==> flow/design.v <==
module ALU(input [15:0] val_A, input [15:0] val_B, input [1:0] ALU_op, output [15:0] ALU_out, 
            output N, output V, output Z);
    reg [15:0] ALU_out1, result;
    reg Z1, V1, N1;
    assign V = V1;
    assign N = N1;
  	assign ALU_out = ALU_out1;
	assign Z = Z1;
  always @(*) begin
    case (ALU_op) 
        2'b00: result = val_A + val_B; 
        2'b01: result = val_A - val_B;
        2'b10: result = val_A & val_B;
        2'b11: result = ~val_B;
        default: result = 16'bxxxxxxxxxxxxxxxx;
    endcase
    ALU_out1 = result;
    if (ALU_out1[15] == 1'd1) begin
        N1 = 1'b1;
    end else begin
        N1 = 1'b0;
    end
    if (val_A[15] == 1'd0 & val_B[15] == 1'd1 & result[15] == 1'd1 )
        V1 = 1'b1;
    else if (val_A[15] == 1'd1 & val_B[15] == 1'd0 & result[15] == 1'd0)
        V1 = 1'b1;
    else V1 = 1'b0;
    if (ALU_out1 == 16'd0) begin
        Z1 = 1'b1;
    end else begin
        Z1 = 1'b0;
    end
end
endmodule: ALU
module controller(input clk, input rst_n, input start,
                  input [2:0] opcode, input [1:0] ALU_op, input [1:0] shift_op,
                  input Z, input N, input V,
                  output waiting,
                  output [1:0] reg_sel, output [1:0] wb_sel, output w_en,
                  output en_A, output en_B, output en_C, output en_status,
                  output sel_A, output sel_B);
  reg [3:0] state;
  reg [1:0] reg_sel1;
  assign reg_sel = reg_sel1;
  reg [1:0] wb_sel1;
  assign wb_sel = wb_sel1;
  reg waiting1, w_en1, en_A1, en_B1, en_C1, en_status1, sel_A1, sel_B1;
  assign waiting = waiting1;
  assign w_en = w_en1;
  assign en_A = en_A1;
  assign en_B = en_B1;
  assign en_C = en_C1;
  assign en_status = en_status1;
  assign sel_A = sel_A1;
  assign sel_B = sel_B1;
  assign w_en = w_en1;
  always @(posedge clk) begin
    if(rst_n == 1'b1) begin
      state = 4'b0000;
    end else begin
       case(state) 
        4'b0000:  if (start == 1'b1) begin 
                  state = 4'b0001;
                end else begin
                  state = 4'b0000; 
                end
        4'b0001:    if (opcode == 3'b110) begin
                                if (ALU_op == 2'b10) begin
                                    state = 4'b0010; 
                                end else if (ALU_op == 2'b00) begin
                                    state = 4'b0100; 
                                end
                            end else if (opcode == 3'b101) begin
                                if (ALU_op !== 2'b11) begin
                                    state = 4'b0011; 
                                end else begin
                                    state = 4'b0100; 
                                end
                            end
                4'b0010:    state = 4'b0000;
                4'b0011:      state = 4'b0100; 
                4'b0100:      if (opcode == 3'b101) begin
                                state = 4'b0101; 
                            end else begin
                                state = 4'b0110; 
                            end
                4'b0101:       if (ALU_op !== 2'b01) begin
							                state = 4'b0111; 
                            end else begin
							                state = 4'b0000;
                            end
                4'b0110:    state = 4'b0111; 
                4'b0111:     state = 4'b0000; 
                default:    state = 4'bxxxx;
            endcase
        end
        case (state)
            4'b0000:      begin
                            if (start == 1'b1) begin
                                waiting1 = 1'b0;
                            end else begin
                                waiting1 = 1'b1;  
                            end
                            reg_sel1 = 2'b00;
                            en_A1 = 1'b0;
                            en_B1 = 1'b0;
                            en_C1 = 1'b0;
                            en_status1 = 1'b0;
                            sel_A1 = 1'b0;
                            sel_B1 = 1'b0;
                            wb_sel1 = 2'b01;
                            w_en1 = 1'b0;
                        end
            4'b0001:    begin
                            waiting1 = 1'b0; 
                            reg_sel1 = 2'b00;
                            en_A1 = 1'b0;
                            en_B1 = 1'b0;
                            en_C1 = 1'b0;
                            en_status1 = 1'b0;
                            sel_A1 = 1'b0;
                            sel_B1 = 1'b0;
                            wb_sel1 = 2'b01;
                            w_en1 = 1'b0;
                        end
            4'b0010:    begin
                            waiting1 = 1'b0; 
                            reg_sel1 = 2'b01; 
                            en_A1 = 1'b0;
                            en_B1 = 1'b0;
                            en_C1 = 1'b0;
                            en_status1 = 1'b0;
                            sel_A1 = 1'b0;
                            sel_B1 = 1'b0;
                            wb_sel1 = 2'b10; 
                            w_en1 = 1'b1; 
                        end
            4'b0011:      begin
                            waiting1 = 1'b0; 
                            reg_sel1 = 2'b10; 
                            en_A1 = 1'b1; 
                            en_B1 = 1'b0;
                            en_C1 = 1'b0;
                            en_status1 = 1'b0;
                            sel_A1 = 1'b0;
                            sel_B1 = 1'b0;
                            wb_sel1 = 2'b01;
                            w_en1 = 1'b0;
                        end
            4'b0100:      begin
                            waiting1 = 1'b0; 
                            reg_sel1 = 2'b00; 
                            en_A1 = 1'b0;
                            en_B1 = 1'b1; 
                            en_C1 = 1'b0;
                            en_status1 = 1'b0;
                            sel_A1 = 1'b0;
                            sel_B1 = 1'b0;
                            wb_sel1 = 2'b01;
                            w_en1 = 1'b0;
                        end
            4'b0101:       begin
                            waiting1 = 1'b0; 
                            reg_sel1 = 2'b00;
                            en_A1 = 1'b0;
                            en_B1 = 1'b0;
                            if (ALU_op == 2'b01) begin
                                en_status1 = 1'b1; 
								                en_C1 = 1'b0;
                            end else begin
                                en_status1 = 1'b0; 
								                en_C1 = 1'b1; 
                            end
                            sel_A1 = 1'b0;
                            sel_B1 = 1'b0;
                            wb_sel1 = 2'b01;
                            w_en1 = 1'b0;
                        end
            4'b0110:    begin
                            waiting1 = 1'b0;
                            reg_sel1 = 2'b00;
                            en_A1 = 1'b0;
                            en_B1 = 1'b0;
                            en_C1 = 1'b1;
                            en_status1 = 1'b0;
                            sel_A1 = 1'b1; 
                            sel_B1 = 1'b0;
                            wb_sel1 = 2'b01;
                            w_en1 = 1'b0;
                        end
            4'b0111:     begin
                            waiting1 = 1'b0; 
                            reg_sel1 = 3'b01; 
                            en_A1 = 1'b0;
                            en_B1 = 1'b0;
                            en_C1 = 1'b1; 
                            en_status1 = 1'b0;
                            sel_A1 = 1'b0;
                            sel_B1 = 1'b0;
                            wb_sel1 = 2'b01; 
                            w_en1 = 1'b1;
                        end
            default:    begin
                            waiting1 = 1'bx;
                            reg_sel1 = 3'bxxx;
                            en_A1 = 1'bx;
                            en_B1 = 1'bx;
                            en_C1 = 1'bx;
                            en_status1 = 1'bx;
                            sel_A1 = 1'bx;
                            sel_B1 = 1'bx;
                            wb_sel1 = 4'bxxxx;
                            w_en1 = 1'bx;
                        end
        endcase
    end
endmodule: controller
module cpu(input clk, input rst_n, input load, input start, input [15:0] instr,
           output waiting, output [15:0] out, output N, output V, output Z);
    wire [15:0] regOut, sximm5, sximm8, mdata;
    wire [7:0] pc;
    assign mdata = 16'd0;
    assign pc = 8'd0;
    wire [1:0] reg_sel, ALU_op, shift_op, wb_sel;
    wire [2:0] opcode, r_addr, w_addr;
    wire w_en, en_A, en_B, en_C, en_status, sel_A, sel_B;
    vDFF #(16) instruction_reg(.clk(clk), .en(load), .w_data(instr), .ALU_out(regOut));
    idecoder decoder(.ir(regOut), .reg_sel(reg_sel), .opcode(opcode), .ALU_op(ALU_op), .shift_op(shift_op),
                      .sximm5(sximm5), .sximm8(sximm8), .r_addr(r_addr), .w_addr(w_addr));
    controller control(.clk(clk), .rst_n(rst_n), .start(start), .opcode(opcode), .ALU_op(ALU_op), 
                          .shift_op(shift_op), .Z(Z), .N(N), .V(V), .waiting(waiting), .reg_sel(reg_sel),
                            .wb_sel(wb_sel), .w_en(w_en), .en_A(en_A), .en_B(en_B), .en_C(en_C), 
                              .en_status(en_status), .sel_A(sel_A), .sel_B(sel_B));
    datapath data(.clk(clk), .mdata(mdata), .pc(pc), .wb_sel(wb_sel), .w_addr(w_addr), .w_en(w_en), .r_addr(r_addr),
                    .en_A(en_A), .en_B(en_B), .shift_op(shift_op), .sel_A(sel_A), .sel_B(sel_B), .ALU_op(ALU_op),
                      .en_C(en_C), .en_status(en_status), .sximm8(sximm8), .sximm5(sximm5), .datapath_out(out), 
                        .Z_out(Z), .N_out(N), .V_out(V));
endmodule: cpu
module muxx(input [1:0] wb_sel, input [15:0] mdata, input [15:0] sximm8, input [15:0] pc, input [15:0] C, output [15:0] w_data);
	reg [1:0] wb_sel1;
	assign wb_sel1 = wb_sel;
	reg [15:0] w_data1;
	assign w_data = w_data1;
		always @(*) begin
			case(wb_sel)
				2'b11: w_data1 = mdata;
				2'b10: w_data1 = sximm8;
				2'b01: w_data1 = pc;
				2'b00: w_data1 = C;
				default:;
			endcase
		end
endmodule: muxx
module vDFF #(parameter n = 1) (input clk, input en, input [n - 1: 0] w_data, output [n - 1: 0] ALU_out);
	reg [n - 1: 0] ALU_out1;
	assign ALU_out = ALU_out1;
        always @(posedge clk) 
            begin
                if(en==1'b1)
                    ALU_out1 <= w_data;
                else 
                    ALU_out1 <= 1'b0; 
            end 
 endmodule: vDFF
module datapath(input clk, input [15:0] mdata, input [7:0] pc, input [1:0] wb_sel,
                input [2:0] w_addr, input w_en, input [2:0] r_addr, input en_A,
                input en_B, input [1:0] shift_op, input sel_A, input sel_B,
                input [1:0] ALU_op, input en_C, input en_status,
								input [15:0] sximm8, input [15:0] sximm5,
                output [15:0] datapath_out, output Z_out, output N_out, output V_out);
		wire ZZ, VV, NN;
    wire [15:0] w_data, r_data, out_a, out_b, sout, val_A, val_B, ALUout;
		reg [15:0] datapath_out1;
		assign datapath_out = datapath_out1;
		wire [2:0] Z_out1;
		wire [2:0] flag;
    regfile REGFILE(.w_data(w_data), .w_addr(w_addr), .w_en(w_en), .r_addr(r_addr), .clk(clk), .r_data(r_data));
    vDFF #(16) regA(.clk(clk),.en(en_A), .w_data(r_data),.ALU_out(out_a));
    vDFF #(16) regB(.clk(clk), .en(en_B), .w_data(r_data), .ALU_out(out_b));
    shifter shifted(.shift_in(out_b), .shift_op(shift_op),.shift_out(sout));
    assign val_B = sel_B ? sximm5 : sout;
    assign val_A = sel_A ? 16'b0000000000000000 : out_a;
    ALU alu(.val_A(val_A), .val_B(val_B), .ALU_op(ALU_op), .ALU_out(ALUout), .N(NN), .V(VV), .Z(ZZ));
		assign flag = {ZZ, NN, VV};
    vDFF #(16) regC(.clk(clk), .en(en_C), .w_data(ALUout), .ALU_out(datapath_out1));
    vDFF #(3) status(.clk(clk), .en(en_status), .w_data(flag), .ALU_out(Z_out1));
		assign Z_out = Z_out1[2];
		assign N_out = Z_out1[1];
		assign V_out = Z_out1[0];
    muxx mux3(.wb_sel(wb_sel), .mdata(mdata), .sximm8(sximm8), .pc({8'b00000000, pc}), .C(datapath_out1), .w_data(w_data));
endmodule: datapath
module idecoder(input [15:0] ir, input [1:0] reg_sel,
                output [2:0] opcode, output [1:0] ALU_op, output [1:0] shift_op,
		output [15:0] sximm5, output [15:0] sximm8,
                output [2:0] r_addr, output [2:0] w_addr);
        wire [2:0] Rn, Rd, Rm;
        wire [4:0] imm5;
        wire [7:0] imm8;
        assign opcode = ir[15:13];
        assign ALU_op = ir[12:11];
        assign shift_op = ir[4:3];
        assign Rn = ir[10:8];
        assign Rd = ir[7:5];
        assign Rm = ir[2:0];
        assign imm5 = ir[4:0];
        assign imm8 = ir[7:0];
        signExtend sExt(.imm8(imm8), .imm5(imm5), .sximm8(sximm8), .sximm5(sximm5));
        mux mux3(.rn(Rn), .rd(Rd), .rm(Rm), .nsel(reg_sel), .readnum(r_addr), .writenum(w_addr));
endmodule: idecoder
module signExtend(input [7:0] imm8, input [4:0] imm5, output [15:0] sximm5, output [15:0] sximm8);
        reg [15:0] sximm81, sximm51;
        assign sximm8 = sximm81;
        assign sximm5 = sximm51;
        always @(*) begin 
                if (imm8[7] == 1) begin
                        sximm81 = {8'b11111111, imm8};
                end else begin
                        sximm81 = {8'b00000000, imm8};
                end
                if (imm5[4] == 1) begin
                        sximm51 = {11'b11111111111, imm5};
                end else begin
                        sximm51 = {11'b00000000000, imm5};
                end
        end
endmodule: signExtend
module mux(rn, rd, rm, nsel, readnum, writenum);
    parameter n = 3;
    input [n-1:0] rn, rd, rm;
    input [1:0] nsel;
    output [n-1:0] readnum, writenum;
    reg [n-1:0] readnum1, writenum1;
    assign readnum = readnum1;
    assign writenum = writenum1;
    always @(*) begin
        case (nsel)
            2'b10: begin
                readnum1 = rn;
                writenum1 = rn;
            end
            2'b01: begin
                readnum1 = rd;
                writenum1 = rd;
            end
            2'b00: begin
                readnum1 = rm;
                writenum1 = rm;
            end
            default: begin
                readnum1 = 2'bxx;
                writenum1 = 2'bxx;
            end
        endcase
    end
endmodule: mux
module regfile(input [15:0] w_data, input [2:0] w_addr, input w_en, input [2:0] r_addr, input clk, output [15:0] r_data);
  reg [15:0] m[0:7];
  assign r_data = m[r_addr];
  always_ff @(posedge clk) if (w_en) m[w_addr] <= w_data;
endmodule: regfile
module shifter(input [15:0] shift_in, input [1:0] shift_op, output reg [15:0] shift_out);
  reg [15:0] result;
  reg [15:0] sout;
  assign shift_out = sout;
  always @(*) begin
    case (shift_op)
        2'b00: result = shift_in;
        2'b01: result = {shift_in[14:0], 1'b0};
        2'b10: result = {1'b0, shift_in[15:1]};
        2'b11: result = {shift_in[15], shift_in[15:1]};
        default: result = 16'bxxxxxxxxxxxxxxxx;
    endcase
    sout = result;
end
endmodule: shifter
Reports on cpu
The steps from the RTL of cpu to its reports follow in flow order.
Lines are those of the file above, counted from 1.
Operators carry their Yosys type and port widths (W data, S select, Z words).
Cell names lack the library's common part.
The mark - stands for no value.
- top module: cpu
- clock input: clk
- standard-cell library: sky130hd
- timing corner: tt_025C_1v80

Elaborated design
Source: Yosys, flattened and elaborated, memories not mapped. Widths are those after wreduce; folded enables and synchronous resets count as part of the registers. Registers that Yosys merges into a memory's read port (data or address) are not register bits. Print and check cells do not count. Equal cells are merged and count once.
Memory sizes are those after Yosys's memory passes, which may raise the word count (mostly to a power of two), join words into wider ones and drop unused or constant bits.
- noted add/subtract/negate cells: 2
- noted equal/unequal tests: 29
- muxes and demuxes at 35
- noted bitwise gates (word level): 9
- noted reduce/logical cells: 20
- operators with widths (kind ; count):
    $pmux W16 S4 ; 2
    $pmux W16 S3 ; 1
    $mux W16 ; 3
    $reduce_or A7 Y1 ; 6
    $eq A4 B3 Y1 const B ; 8
    $pmux W4 S7 ; 1
    $mux W4 ; 5
    $add A16 B16 Y16 ; 1
    $sub A16 B16 Y16 ; 1
    $and A16 B16 Y16 ; 1
    $not A16 Y16 ; 1
    $logic_not A16 Y1 ; 1
    $eq A4 B2 Y1 const B ; 4
    $eq A2 B2 Y1 const B ; 7
    $pmux W1 S2 ; 6
    $reduce_or A5 Y1 ; 2
    $pmux W3 S3 ; 1
    $mux W3 ; 3
    $mux W1 ; 9
    $eq A2 B1 Y1 const B ; 4
    $logic_not A2 Y1 ; 4
    $reduce_or A2 Y1 ; 4
    $eq A4 B1 Y1 const B ; 2
    $logic_not A4 Y1 ; 2
    $eq A3 B3 Y1 const B ; 2
    $reduce_or A6 Y1 ; 1
    $pmux W2 S3 ; 1
    $and A1 B1 Y1 ; 4
Not listed: further kinds 6, cells in them 8.
- flip-flop bits (word level) at 82
- noted memory bits (writable): 128
- memory cells: 1
- noted input port bits: 20
- noted output and inout port bits: 20
- memories (name ; depth ; bits a word ; rd ports ; write ports ; RTL line ; text):
    data.REGFILE.m ; 8 ; 16 ; 1 ; 1 ; 357 ; reg [15:0] m[0:7];

Longest topological paths
Depth = most cells in a row (Yosys ltp): at word level without a register or memory, in the mapped netlist without a sequential cell, where the memories' decode and read muxes count.
- noted word-level depth: 9
- ABC_AREA at 0
- gate-level depth with buffers: 19
- depth with buffers taken out at 18

Mapped cells and area
Yosys stat after the flow's synthesis: flattened, memories mapped to cells. It holds for the ABC_AREA given above (unset counts as 0); a run with the other value may have another netlist.
- noted standard cells after synthesis: 582
- noted mapped area: 6113.4 um^2
- mapped flip-flops: 133
- buffers at 29
- cells by type (type ; count ; area in all (um^2)):
    edfxtp_1 ; 64 ; 1.92E+03
    dfxtp_1 ; 69 ; 1.38E+03
    and2_1 ; 38 ; 237.728
    nor2b_1 ; 38 ; 237.728
    ha_1 ; 17 ; 212.704
    nand2_1 ; 54 ; 202.694
    a21oi_1 ; 39 ; 195.187
    mux2i_1 ; 17 ; 170.163
    a211oi_1 ; 20 ; 150.144
    nor2_1 ; 37 ; 138.883
    clkbuf_1 ; 24 ; 90.086
    nand2b_1 ; 13 ; 81.328
    o21ai_0 ; 16 ; 80.077
    a311oi_1 ; 8 ; 70.067
    xnor2_1 ; 8 ; 70.067
    a31oi_1 ; 11 ; 68.816
    xor2_1 ; 7 ; 61.309
    nor3_1 ; 11 ; 55.053
Not listed: further types 42, cells in them 91.
By module: a second synthesis without flattening, with its own total; a netlist apart from the flattened one above.
- cell total of the unflattened synthesis: 834
- noted area total of the unflattened synthesis: 10869.2 um^2
Each row is one instance without its submodules.
- modules (module ; times used ; cells ; area (um^2) ; sequential area (um^2)):
    regfile ; 1 ; 198 ; 4973.5 ; 3843.7
    ALU ; 1 ; 266 ; 1788.0 ; 0.0
    vDFF (n=16) ; 4 ; 33 ; 446.7 ; 320.3
    controller ; 1 ; 75 ; 720.7 ; 360.3
    muxx ; 1 ; 20 ; 424.2 ; 0.0
    datapath ; 1 ; 36 ; 371.6 ; 0.0
    shifter ; 1 ; 51 ; 344.1 ; 0.0
    signExtend ; 1 ; 32 ; 240.2 ; 0.0
    mux ; 1 ; 10 ; 85.1 ; 0.0
    vDFF (n=3) ; 1 ; 6 ; 78.8 ; 60.1
    idecoder ; 1 ; 7 ; 52.6 ; 0.0
    cpu ; 1 ; 1 ; 3.8 ; 0.0

Worst setup path after synthesis
Path of least setup slack by OpenSTA after synthesis, without wires, with an ideal clock, recovery checks aside; 20% of the period is set as input and as output delay. Where synthesis merged equal registers, the netlist keeps one of their names.
- path kind: register -> register
- start point: reg instruction_reg.ALU_out1[11]
- end point: reg data.status.ALU_out1[2]
- clock period: 3.57 ns
- setup time at 0.126 ns
- launch time at the first pin at 0.000 ns
- noted arrival: 3.563 ns
- noted data required time: 3.444 ns
- setup slack: -0.119 ns
- path delay at 3.689 ns
- stages on the path: 16
- noted buffers on the path: 3
- synthesis period reached: 3.689 ns
"path delay" = arrival - input delay + setup time.
"stages on the path" counts driving pins, that of a launching flip-flop among them; a cell with two outputs on the path counts twice.
"synthesis period reached" is the clock period less the worst setup slack; recovery checks do not enter. This is arithmetic on one report: input and output delays are still those of the set period (20% each).
The rows between start and end are the longest chain of elaborated cells between them; the timing report does not say that the signal goes this way. Where chains are equally long, one stands for them.
A line is the first line of the expression or statement that the cell stems from. Yosys adds cells for indexed reads and writes and turns some case tables into memories.
- path through: dfxtp_1 -> clkbuf_1 -> clkbuf_1 -> nor2b_1 -> clkbuf_1 -> nor2_1 -> xor2_1 -> ha_1 -> a211oi_1 -> nor2_1 -> o311ai_1 -> a211oi_1 -> o21ai_0 -> or3b_2 -> nand3_1 -> nor4_2
- noted cells in the longest elaborated chain: 4
- noted elaborated cells between the ends (all ways): 7
- classes of those cells: eq/ne (3); mux (2); reduce/logical (2)
- RTL lines, path after synthesis (item ; RTL line ; text):
    from (decl) ; 255 ; reg [n - 1: 0] ALU_out1;
    from (assign) ; 260 ; ALU_out1 <= w_data;
    from (assign) ; 262 ; ALU_out1 <= 1'b0;
    $eq A2 B2 Y1 ; 10 ; case (ALU_op)
    $pmux W16 S4 ; 10 ;
    $logic_not A16 Y1 ; 28 ; if (ALU_out1 == 16'd0) begin
    $mux W1 ; 28 ;
    to (assign) ; 260 ;
    to (assign) ; 262 ;
    to (decl) ; 255 ;

Timing after layout
Path of least setup slack in the final report of flow run A (OpenROAD, finished layout, wires in). Where an end is a register, its clock arrival counts in the times.
- path kind: register -> register
- start point: reg instruction_reg.ALU_out1[4]
- end point: reg data.status.ALU_out1[0]
- clock period: 3.84 ns
- setup time at 0.07 ns
- launch time at the first pin at 0.41 ns
- noted arrival: 3.98 ns
- noted data required time: 4.18 ns
- setup slack: 0.20 ns
- stages on the path: 19
- noted buffers on the path: 1
The rows between start and end are the longest chain of elaborated cells between them; the timing report does not say that the signal goes this way. Where chains are equally long, one stands for them.
- path through: dfxtp_4 -> buf_4 -> nand2b_4 -> o22a_1 -> nor2_2 -> o21ai_2 -> nor3_2 -> nor3_2 -> a21oi_1 -> ha_1 -> a21oi_1 -> nand2_1 -> or3_1 -> o21ai_2 -> o31ai_2 -> a31oi_2 -> xnor2_2 -> or4_1 -> a31oi_1
- noted cells in the longest elaborated chain: 8
- noted elaborated cells between the ends (all ways): 18
- classes of those cells: add/sub (2); eq/ne (3); mux (4); logic (8); reduce/logical (1)
- RTL lines, path after layout (item ; RTL line ; text):
    from (decl) ; 255 ; reg [n - 1: 0] ALU_out1;
    from (assign) ; 260 ; ALU_out1 <= w_data;
    from (assign) ; 262 ; ALU_out1 <= 1'b0;
    $eq A2 B2 Y1 ; 366 ; case (shift_op)
    $pmux W16 S4 ; 366 ;
    $sub A16 B16 Y16 ; 12 ; 2'b01: result = val_A - val_B;
    $pmux W16 S4 ; 10 ; case (ALU_op)
    $not A1 Y1 ; 25 ; else if (val_A[15] == 1'd1 & val_B[15] == 1'd0 & result[15] == 1'd0)
    $and A1 B1 Y1 ; 25 ;
    $mux W1 ; 25 ;
    $mux W1 ; 23 ; if (val_A[15] == 1'd0 & val_B[15] == 1'd1 & result[15] == 1'd1 )
    to (assign) ; 260 ;
    to (assign) ; 262 ;
    to (decl) ; 255 ;

Stored flow runs of cpu (2 of them; Yosys, OpenROAD, sky130hd). They differ in their settings and are not a sequence. Constraints: input delay and output delay 20% of the set period each, output load 0.01 pF.
"period reached" means the clock period less the worst setup slack. The figure is calculated, with input and output delays left at 20% of the set period.
"time on the worst setup path" = time allowed to the worst setup path (clock period - input delay - output delay, where it has them) - its slack; a late launch clock adds to it, a late capture clock takes from it.
"total power after layout": no workload was simulated; the value follows from the tool's default switching activity.

Flow run A
Settings were period_ns = 3.84; CAP_MARGIN = 20; CORE_MARGIN = 2; CORE_UTILIZATION = 40; SLEW_MARGIN = 20
- time on the worst setup path: 3.64 ns
- worst path kind: register -> register
- area of the standard cells in the finished layout: 7488.4 um^2
- noted the total negative slack: 0.000 ns
- noted the worst hold slack after layout: 0.433 ns
- noted the total die area: 16288.1 um^2
- worst setup slack after layout at 0.198 ns
- noted the post-synthesis cell area: 6113.4 um^2
- total power after layout at 3.359 mW
- noted the period reached: 3.642 ns
- post-route utilization: 0.496

Flow run B
Settings were period_ns = 3.86; CORE_UTILIZATION = 68; SETUP_SLACK_MARGIN = 0.39; PLACE_DENSITY = 0.38; CELL_PAD_IN_SITES_GLOBAL_PLACEMENT = 2; TNS_END_PERCENT = 90; ABC_AREA = 1; GPL_TIMING_DRIVEN = 0; GPL_ROUTABILITY_DRIVEN = 1; CTS_CLUSTER_DIAMETER = 351; SLEW_MARGIN = 25; MIN_ROUTING_LAYER = met1; MAX_ROUTING_LAYER = met4; CAP_MARGIN = 20; CORE_MARGIN = 2
- did not finish, placement stopped with GPL-0301
